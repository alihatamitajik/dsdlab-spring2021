==> flow/design.v <==
module pr_encoder_4_to_2 (
    D,       
    Y,       
    valid    
);
    input wire  [3:0] D;
    output wire [1:0] Y;
    output wire valid;
    assign Y[0] = D[3] || ((~D[2])&&D[1]);
    assign Y[1] = D[3] || D[2];
    assign valid = Y[1] || D[1] || D[0];
endmodule
module pr_encoder_16_to_4 (
    D,
    Y,
    valid
);
    input  wire [15:0] D;
    output wire [3:0] Y;
    output wire valid;
    wire valids [5:0];
    wire [1:0] results [3:0];
    pr_encoder_4_to_2 encoder1 (D[3:0], results[0], valids[0]);
    pr_encoder_4_to_2 encoder2 (D[7:4], results[1], valids[1]);
    pr_encoder_4_to_2 encoder3 (D[11:8],results[2], valids[2]);
    pr_encoder_4_to_2 encoder4 (D[15:12],results[3],valids[3]);
    pr_encoder_4_to_2 encoder5 ({valids[3],valids[2],valids[1],valids[0]},Y[3:2],);
    assign Y[1] = results[3][1] || results [2][1] || results [1][1] || results [0][1];
    assign Y[0] = results[3][0] || results [2][0] || results [1][0] || results [0][0];
    assign valid = valids [0] || valids [1] || valids [2] ||valids [3];
endmodule
module tcam (
    output wire [3:0] found_address,
    output wire hit,
    input [15:0] data,
    input write_readN,
    input [15:0] dontcare_mask,
    input [3:0] write_address,
    input clk,
    input resetN,
);
    reg [15:0] mem [0:15];
    reg [15:0] mem_dontcare_masks [0:15];
    reg  [15:0] result;
    pr_encoder_16_to_4 encoder (result, found_address, hit);
    integer i;
    always @(posedge clk) begin
        for (i = 0; i < 16; i = i + 1) begin
            result[i] <= ((mem[i] | mem_dontcare_masks[i]) == (data | mem_dontcare_masks[i]));
        end
    end
    always @(posedge clk or negedge resetN) begin
        if (~resetN) begin
            for (i = 0; i < 16; i = i + 1) begin
                mem[i] <= 16'b0;
                mem_dontcare_masks[i] <= 16'b0;
            end
        end
        else begin
            if (write_readN) begin
                mem[write_address] <= data;
                mem_dontcare_masks[write_address] <= dontcare_mask;
            end
        end
    end
endmodule
From RTL to reports: tcam
What the tools print for tcam, step after step. Lines are those of the file above, counted from 1. Cell names lack the library's common part. Not given: --

Design top: tcam. Clock: clk. Library: sky130hd. Library corner: tt_025C_1v80.

Word level
Source: Yosys, flattened and elaborated. Widths are those after wreduce. Registers that Yosys merges into a memory's read port (data or address) are not register bits. Print and check cells do not count. Equal cells are merged and count once.

Under register bits after elaboration stands 528. Input bits: 39. Under output and inout bits stands 5. The entry for cells after elaboration reads 150.

The figure for equal/unequal tests is 31. Under bitwise logic cells stands 37. The entry for reductions and logical operators reads 49.

Operator list (number): 16-bit OR (32); 16-bit equality test (16); 2-bit AND reduction (16); 4-bit equality test with constant B (8); 1-bit logical OR (27); 4-bit by 3-bit equality test with 1-bit output with constant B (4); 4-bit by 2-bit equality test with 1-bit output with constant B (2); 1-bit logical AND (5); 1-bit NOT (5); 4-bit by 1-bit equality test with 1-bit output with constant B (1); 4-bit logical NOT (1).

Depth
Depth = most cells in a row (Yosys ltp): at word level without a register or memory, in the mapped netlist without a sequential cell, where the memories' decode and read muxes count.

For depth in word-level cells the number is 6. The figure for ABC_AREA is 0. Gate-level depth with buffers: 6.

Mapped cells and area
Yosys stat after the flow's synthesis: flattened, memories mapped to cells. It holds for the ABC_AREA given above (unset counts as 0); a run with the other value may have another netlist.

Cell types (number): dfrtp_1 (512); mux2_2 (353); xnor2_1 (256); mux2_1 (99); mux2_4 (60); o22ai_1 (128); buf_2 (67); dfxtp_1 (16); or4_1 (32); clkbuf_1 (62); nor2_1 (20); buf_6 (6); nor3_2 (5); nor4_1 (6); or3_1 (6); nand2_1 (7); nand2b_1 (4); inv_1 (5).

Not listed: further types 7, cells in them 8.

The figure for mapped cells is 1652. For synthesis area the number is 23373.7 µm². The figure for flip-flops is 528. The figure for buffer cells is 136.

The figures by module come from a second, unflattened synthesis with its own total; it is not the netlist above.

Under cells (unflattened synthesis) stands 1653. For area (unflattened synthesis) the number is 23100.9 µm².

Each row is one instance without its submodules.

Modules: tcam (instances 1, cells 1630, area 22959.5 µm², seq. area 13132.6 µm²); pr_encoder_4_to_2 (instances 5, cells 4, area 23.8 µm², seq. area 0.0 µm²); pr_encoder_16_to_4 (instances 1, cells 3, area 22.5 µm², seq. area 0.0 µm²).

Path before layout
OpenSTA on the mapped netlist: ideal clock, no wires. The path of least setup slack (recovery checks aside). Input and output delay are each 20% of the period. Register names are those of the netlist, which keeps one name where synthesis merged equal registers.

Path kind: input to register. Start point: input data[11]. End point: register result[0]. Period: 1.59 ns. For setup time the number is 0.065 ns. Time at the first pin: 0.318 ns. The figure for arrival time is 1.619 ns. Path slack: -0.094 ns. Path delay: 1.366 ns. Stages: 6. Synthesis period reached: 1.684 ns.

"path delay" is the arrival time less input delay plus setup time. "stages": output pins that drive a net of the path, with the launching flip-flop's if there is one; two outputs of one cell count as two. "synthesis period reached" = period - worst setup slack (recovery checks aside). The figure is calculated, with input and output delays left at 20% of the set period. Between the ends stands the longest chain of elaborated cells between them, by number of cells; it is not shown to be the way that was timed. Of several equally long chains one is given. Each line given opens the expression or statement behind the cell; cells for indexed reads and writes are added by Yosys, which also makes memories of some case tables.

Cell sequence: clkbuf_1 -> clkbuf_1 -> xnor2_1 -> o22ai_1 -> or4_1 -> nor2_1. The figure for length of the longest elaborated chain is 2. For elaborated cells between the ends (all ways) the number is 2. For RTL lines with such cells the number is 1. Classes of those cells: eq/ne (1); logic (1).

Ends and longest elaborated chain, after synthesis: start, declared (line 35) `input [15:0] data,`; 16-bit OR (line 49) `result[i] <= ((mem[i] | mem_dontcare_masks[i]) == (data | mem_dontcare_masks[i]));`; 16-bit equality test (line 49); end, assigned (line 49); end, declared (line 44) `reg  [15:0] result;`.

Path in the finished layout
Path of least setup slack in the final report of entry A (OpenROAD, finished layout, wires in). Where an end is a register, its clock arrival counts in the times.

Path kind: register to output. Start point: register result[7]. End point: output found_address[0]. Period: 1.96 ns. Under external output delay stands 0.39 ns. Time at the first pin: 0.54 ns. The figure for arrival time is 1.90 ns. Path slack: -0.33 ns. Stages: 5.

Between the ends stands the longest chain of elaborated cells between them, by number of cells; it is not shown to be the way that was timed. Of several equally long chains one is given.

Cell sequence: dfxtp_2 -> nor4_4 -> o221ai_2 -> a221o_1 -> buf_2. The figure for length of the longest elaborated chain is 3. For elaborated cells between the ends (all ways) the number is 3. For RTL lines with such cells the number is 2. Classes of those cells: reduce/logical (3).

Ends and longest elaborated chain, after layout: start, declared (line 44) `reg  [15:0] result;`; start, assigned (line 49) `result[i] <= ((mem[i] | mem_dontcare_masks[i]) == (data | mem_dontcare_masks[i]));`; 1-bit logical OR (line 9) `assign Y[0] = D[3] || ((~D[2])&&D[1]);`; 1-bit logical OR x2 (line 29) `assign Y[0] = results[3][0] || results [2][0] || results [1][0] || results [0][0];`; end, declared (line 33) `output wire [3:0] found_address,`.

Add stored flow runs of tcam

Measured data: module tcam, platform sky130hd, 2 stored runs of the flow under differing settings, order arbitrary. Input and output delays are each 20% of the period that was set; the output load is 0.01 pF. "worst path time" = time allowed to the worst setup path (clock period - input delay - output delay, where it has them) - its slack; a late launch clock adds to it, a late capture clock takes from it.

Entry A has these settings: period_ns 1.96; CORE_UTILIZATION 67; PLACE_DENSITY 0.37; CORE_MARGIN 9; CELL_PAD_IN_SITES_DETAIL_PLACEMENT 0; TNS_END_PERCENT 25; GPL_ROUTABILITY_DRIVEN 0; CTS_CLUSTER_SIZE 76; CTS_CLUSTER_DIAMETER 59; SLEW_MARGIN 0; CAP_MARGIN 20. The area inside the die boundary comes to 41,934.8 µm². The lowest hold slack reads 0.183 ns. For the smallest setup slack the run shows -0.329 ns. The worst path time is 1.90 ns. Critical path kind: register to output. The standard-cell area after layout is 26,431.6 µm². The total negative slack stands at -0.902 ns. For the chip area in the Yosys report the run shows 23,373.7 µm².

Entry B has these settings: period_ns 2.52; CAP_MARGIN 20; CORE_MARGIN 2; CORE_UTILIZATION 40; SLEW_MARGIN 20. The worst path time is 1.93 ns. Critical path kind: register to output. For the smallest setup slack the run shows 0.082 ns. For the chip area in the Yosys report the run shows 23,373.7 µm². The total negative slack stands at 0.000 ns. The standard-cell area after layout is 26,922.1 µm². The lowest hold slack reads 0.362 ns. The area inside the die boundary comes to 60,383.2 µm².
